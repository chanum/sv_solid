==> flow/design.v <==
import alu_pkg::*;
interface alu_if;
  logic        clk;
  logic        rst_n;
  logic [31:0] a;
  logic [31:0] b;
  logic [1:0]  op;
  logic [31:0] result;
  modport alu_ports (
    input  clk,
    input  rst_n,
    input  a,
    input  b,
    input  op,
    output result
  );
  modport tb_ports (
    output clk,
    output rst_n,
    output a,
    output b,
    output op,
    input  result
  );
endinterface
package alu_pkg;
  typedef enum logic [1:0] {
    ADD = 2'b00,
    SUB = 2'b01,
    AND = 2'b10,
    OR  = 2'b11
  } alu_op_t;
endpackage : alu_pkg
module alu #(parameter DATA_WIDTH = 32)
  (
    input  logic                  clk,
    input  logic                  rst_n,
    input  logic [DATA_WIDTH-1:0] a_i,
    input  logic [DATA_WIDTH-1:0] b_i,
    input   logic [1:0]           op_i,
    output logic [DATA_WIDTH-1:0] result_o
  );
  logic [DATA_WIDTH-1:0] result_reg;
  always_comb begin
    case (op_i)
      2'b00: result_reg = a_i + b_i;  
      2'b01: result_reg = a_i - b_i;  
      2'b10: result_reg = a_i & b_i;  
      2'b11:  result_reg = a_i | b_i;  
      default: result_reg = '0;
    endcase
  end
  always_ff @(posedge clk or negedge rst_n) begin
    if (!rst_n) begin
      result_o <= '0;
    end else begin
      result_o <= result_reg;
    end
  end
endmodule: alu
* From RTL to reports: alu
The steps from the RTL of alu to its reports follow in flow order.
Lines are those of the file above, counted from 1.
Cell names lack the library's common part.
Not given: --
- Top module :: alu
- Clock input :: clk
- Standard-cell library :: sky130hd
- Corner :: tt_025C_1v80

* Elaborated design
Counts by Yosys on the flattened word-level netlist (proc, flatten, opt, wreduce; memories kept). Register bits leave out memories and registers merged into their read ports (data or address); mux counts leave out enables and synchronous resets folded into registers. Print and check cells are left out. Cells with the same type and inputs are merged into one.
- Bitwise operators :: 2
- Add/sub/neg operators :: 2
- Equal/unequal tests :: 3
- Reductions and logical operators :: 1
- Mux-type cells :: 1
** Operator list (count)
- parallel mux 32 bit (select 4 bit) :: 1
- adder 32 bit :: 1
- subtractor 32 bit :: 1
- AND 32 bit :: 1
- OR 32 bit :: 1
- == test 2 bit (second input constant) :: 2
- == test 2 x 1 -> 1 bit (second input constant) :: 1
- logical NOT 2 bit :: 1
- Input bits :: 68
- Register bits after elaboration :: 32
- Cells after elaboration :: 10
- Output and inout port bits :: 32

* Logic depth
Depth = most cells in a row (Yosys ltp): at word level without a register or memory, in the mapped netlist without a sequential cell, where the memories' decode and read muxes count.
- Depth in word-level cells :: 2
- ABC_AREA :: 0
- Depth in mapped cells :: 18
- Mapped depth without buffers :: 18

* Netlist
Source: synth_stat.txt of the flow (Yosys; design flattened, memories mapped). It holds for the ABC_AREA given above (unset counts as 0); a run with the other value may have another netlist.
Totals and module areas in this step are rounded.
** Cell types
- dfrtp_1 :: count 32, total area 800.768 sq um
- ha_1 :: count 34, total area 425.408 sq um
- xor2_1 :: count 31, total area 271.51 sq um
- maj3_1 :: count 27, total area 270.259 sq um
- o21ai_0 :: count 53, total area 265.254 sq um
- xnor2_1 :: count 26, total area 227.718 sq um
- nand2_1 :: count 60, total area 225.216 sq um
- a21o_1 :: count 24, total area 180.173 sq um
- a21oi_1 :: count 32, total area 160.154 sq um
- nor2_1 :: count 31, total area 116.362 sq um
- clkbuf_1 :: count 13, total area 48.797 sq um
- a31oi_1 :: count 7, total area 43.792 sq um
- and3_1 :: count 7, total area 43.792 sq um
- nor4_1 :: count 7, total area 43.792 sq um
- and2_1 :: count 6, total area 37.536 sq um
- inv_1 :: count 10, total area 37.536 sq um
- o31ai_1 :: count 5, total area 37.536 sq um
- nand2b_1 :: count 5, total area 31.28 sq um
Not listed: further types 36, cells in them 62.
- Area of sequential cells :: 801 sq um
- Mapped area :: 3770 sq um
- Cell count :: 472
- Mapped flip-flops :: 32
- Buffer cells :: 17

* Timing after synthesis
OpenSTA on the mapped netlist: ideal clock, no wires. The path of least setup slack (recovery checks aside). Input and output delay are each 20% of the period. Register names are those of the netlist, which keeps one name where synthesis merged equal registers.
- Path type :: in2reg
- From :: input port b_i[14]
- To :: register result_o[31]
- Input delay :: 1.006 ns
- Required time :: 4.915 ns
- Setup time :: 0.115 ns
- Clock period :: 5.03 ns
- Launch time at the first pin :: 1.006 ns
- Data arrival time :: 4.448 ns
- Path buffers :: 0
- Path slack :: 0.467 ns
- Path delay :: 3.557 ns
- Stages on the path :: 14
- Synthesis period reached :: 4.563 ns
"path delay" = arrival - input delay + setup time.
"stages on the path" counts driving pins, that of a launching flip-flop among them; a cell with two outputs on the path counts twice.
"synthesis period reached" = period - worst setup slack (recovery checks aside). The figure is calculated, with input and output delays left at 20% of the set period.
The rows between start and end are the longest chain of elaborated cells between them; the timing report does not say that the signal goes this way. Where chains are equally long, one stands for them.
Each line given opens the expression or statement behind the cell; cells for indexed reads and writes are added by Yosys, which also makes memories of some case tables.
- Path through :: or4_4 or3_4 nor4b_1 nor2_1 xnor2_1 ha_1 and3_1 a311o_1 or3_1 o21ai_0 o21ai_0 a2111o_1 nand2_1 nor2_1
- Cells in the longest elaborated chain :: 2
- Elaborated cells on any way between the ends :: 3
- Source lines of those cells :: 3
- Classes of those cells :: add/sub (2); mux (1)
** Ends and longest elaborated chain, after synthesis
- start, declared :: RTL line 39 : input  logic [DATA_WIDTH-1:0] b_i,
- subtractor 32 bit :: RTL line 47 : 2'b01: result_reg = a_i - b_i;
- parallel mux 32 bit (select 4 bit) :: RTL line 45 : case (op_i)
- end, assigned :: RTL line 55 : result_o <= '0;
- end, assigned :: RTL line 57 : result_o <= result_reg;
- end, declared :: RTL line 41 : output logic [DATA_WIDTH-1:0] result_o

* Path in the finished layout
Path of least setup slack in the final report of record 2 (OpenROAD, finished layout, wires in). Where an end is a register, its clock arrival counts in the times.
- Path type :: in2reg
- From :: input port b_i[12]
- To :: register result_o[31]
- Stages on the path :: 16
- Launch time at the first pin :: 1.50 ns
- Data arrival time :: 6.40 ns
- Input delay :: 1.50 ns
- Setup time :: 0.10 ns
- Required time :: 7.70 ns
- Path slack :: 1.30 ns
- Clock period :: 7.52 ns
- Path buffers :: 1
The rows between start and end are the longest chain of elaborated cells between them; the timing report does not say that the signal goes this way. Where chains are equally long, one stands for them.
- Path through :: clkdlybuf4s50_1 or4_4 or3_4 nor4b_1 nand2_1 o21ai_0 xor2_1 ha_1 a21oi_1 o21ai_0 or3_1 o21ai_0 o21ai_0 a2111o_1 nand2_1 nor2_1
- Cells in the longest elaborated chain :: 2
- Elaborated cells on any way between the ends :: 3
- Source lines of those cells :: 3
- Classes of those cells :: add/sub (2); mux (1)
** Ends and longest elaborated chain, after layout
- start, declared :: RTL line 39 : input  logic [DATA_WIDTH-1:0] b_i,
- subtractor 32 bit :: RTL line 47 : 2'b01: result_reg = a_i - b_i;
- parallel mux 32 bit (select 4 bit) :: RTL line 45 : case (op_i)
- end, assigned :: RTL line 55 : result_o <= '0;
- end, assigned :: RTL line 57 : result_o <= result_reg;
- end, declared :: RTL line 41 : output logic [DATA_WIDTH-1:0] result_o

==> runs of alu <==
Settings and measured results of 2 stored flow runs for module alu (sky130hd), not sorted in any way. The constraints put input and output delay at 20% of the set period each and load the outputs with 0.01 pF.
"period achieved" means the clock period less the worst setup slack. The figure is calculated, with input and output delays left at 20% of the set period.
By "critical path time" is meant the share of the clock period that the worst setup path is allowed (20% is reserved at inputs, 20% at outputs), minus its slack. Clock arrival times at its registers enter into it.
"power consumption": no workload was simulated; the value follows from the tool's default switching activity.
Values from the reports are rounded here.

* Record 1
** Files
==> flow/run.sh <==
#!/bin/bash
# the make line also repeats the synthesis and layout settings of config.mk as NAME=value (left out here)
make -C /OpenROAD-flow-scripts/flow DESIGN_CONFIG=/design/flow/config.mk WORK_HOME=/design/flow/orfs CLKGATE_MAP_FILE= finish
==> flow/config.mk <==
export PLATFORM = sky130hd
export DESIGN_NAME = alu
export DESIGN_NICKNAME = alu
export VERILOG_FILES = /design/flow/design.v
export SDC_FILE = /design/flow/constraint.sdc
export NUM_CORES = 4
export LEC_CHECK = 0
export ABC_AREA = 0
export CAP_MARGIN = 20
export CELL_PAD_IN_SITES_DETAIL_PLACEMENT = 2
export CORE_ASPECT_RATIO = 0.6
export CORE_MARGIN = 9
export CORE_UTILIZATION = 69
export CTS_CLUSTER_DIAMETER = 229
export CTS_CLUSTER_SIZE = 52
export GPL_TIMING_DRIVEN = 1
export MIN_ROUTING_LAYER = met1
export PLACE_DENSITY_LB_ADDON = 0.05
export SETUP_SLACK_MARGIN = 1.89
export SLEW_MARGIN = 20
==> flow/constraint.sdc <==
create_clock -name core_clock -period 8.94 [get_ports {clk}]
set_input_delay 1.7880 -clock core_clock [delete_from_list [all_inputs] [get_ports {clk}]]
set_output_delay 1.7880 -clock core_clock [all_outputs]
set_load 0.01 [all_outputs]
** Results
Incomplete, placement halted on FLW-0024.

* Record 2
** Files
==> flow/run.sh <==
#!/bin/bash
# the make line also repeats the synthesis and layout settings of config.mk as NAME=value (left out here)
make -C /OpenROAD-flow-scripts/flow DESIGN_CONFIG=/design/flow/config.mk WORK_HOME=/design/flow/orfs CLKGATE_MAP_FILE= finish
==> flow/config.mk <==
export PLATFORM = sky130hd
export DESIGN_NAME = alu
export DESIGN_NICKNAME = alu
export VERILOG_FILES = /design/flow/design.v
export SDC_FILE = /design/flow/constraint.sdc
export NUM_CORES = 4
export LEC_CHECK = 0
export CAP_MARGIN = 20
export CORE_MARGIN = 2
export CORE_UTILIZATION = 40
export SLEW_MARGIN = 20
==> flow/constraint.sdc <==
create_clock -name core_clock -period 7.52 [get_ports {clk}]
set_input_delay 1.5040 -clock core_clock [delete_from_list [all_inputs] [get_ports {clk}]]
set_output_delay 1.5040 -clock core_clock [all_outputs]
set_load 0.01 [all_outputs]
** Results
- Period achieved :: 6.223 ns
- Critical path time :: 4.72 ns
- Kind of the worst setup path :: in2reg
- Area inside the die boundary :: 10200 sq um
- Power consumption :: 0.000783 W
- Synthesized cell area :: 3770 sq um
- Utilization in the final report :: 53.5 %
- Worst setup slack after layout :: 1.30 ns
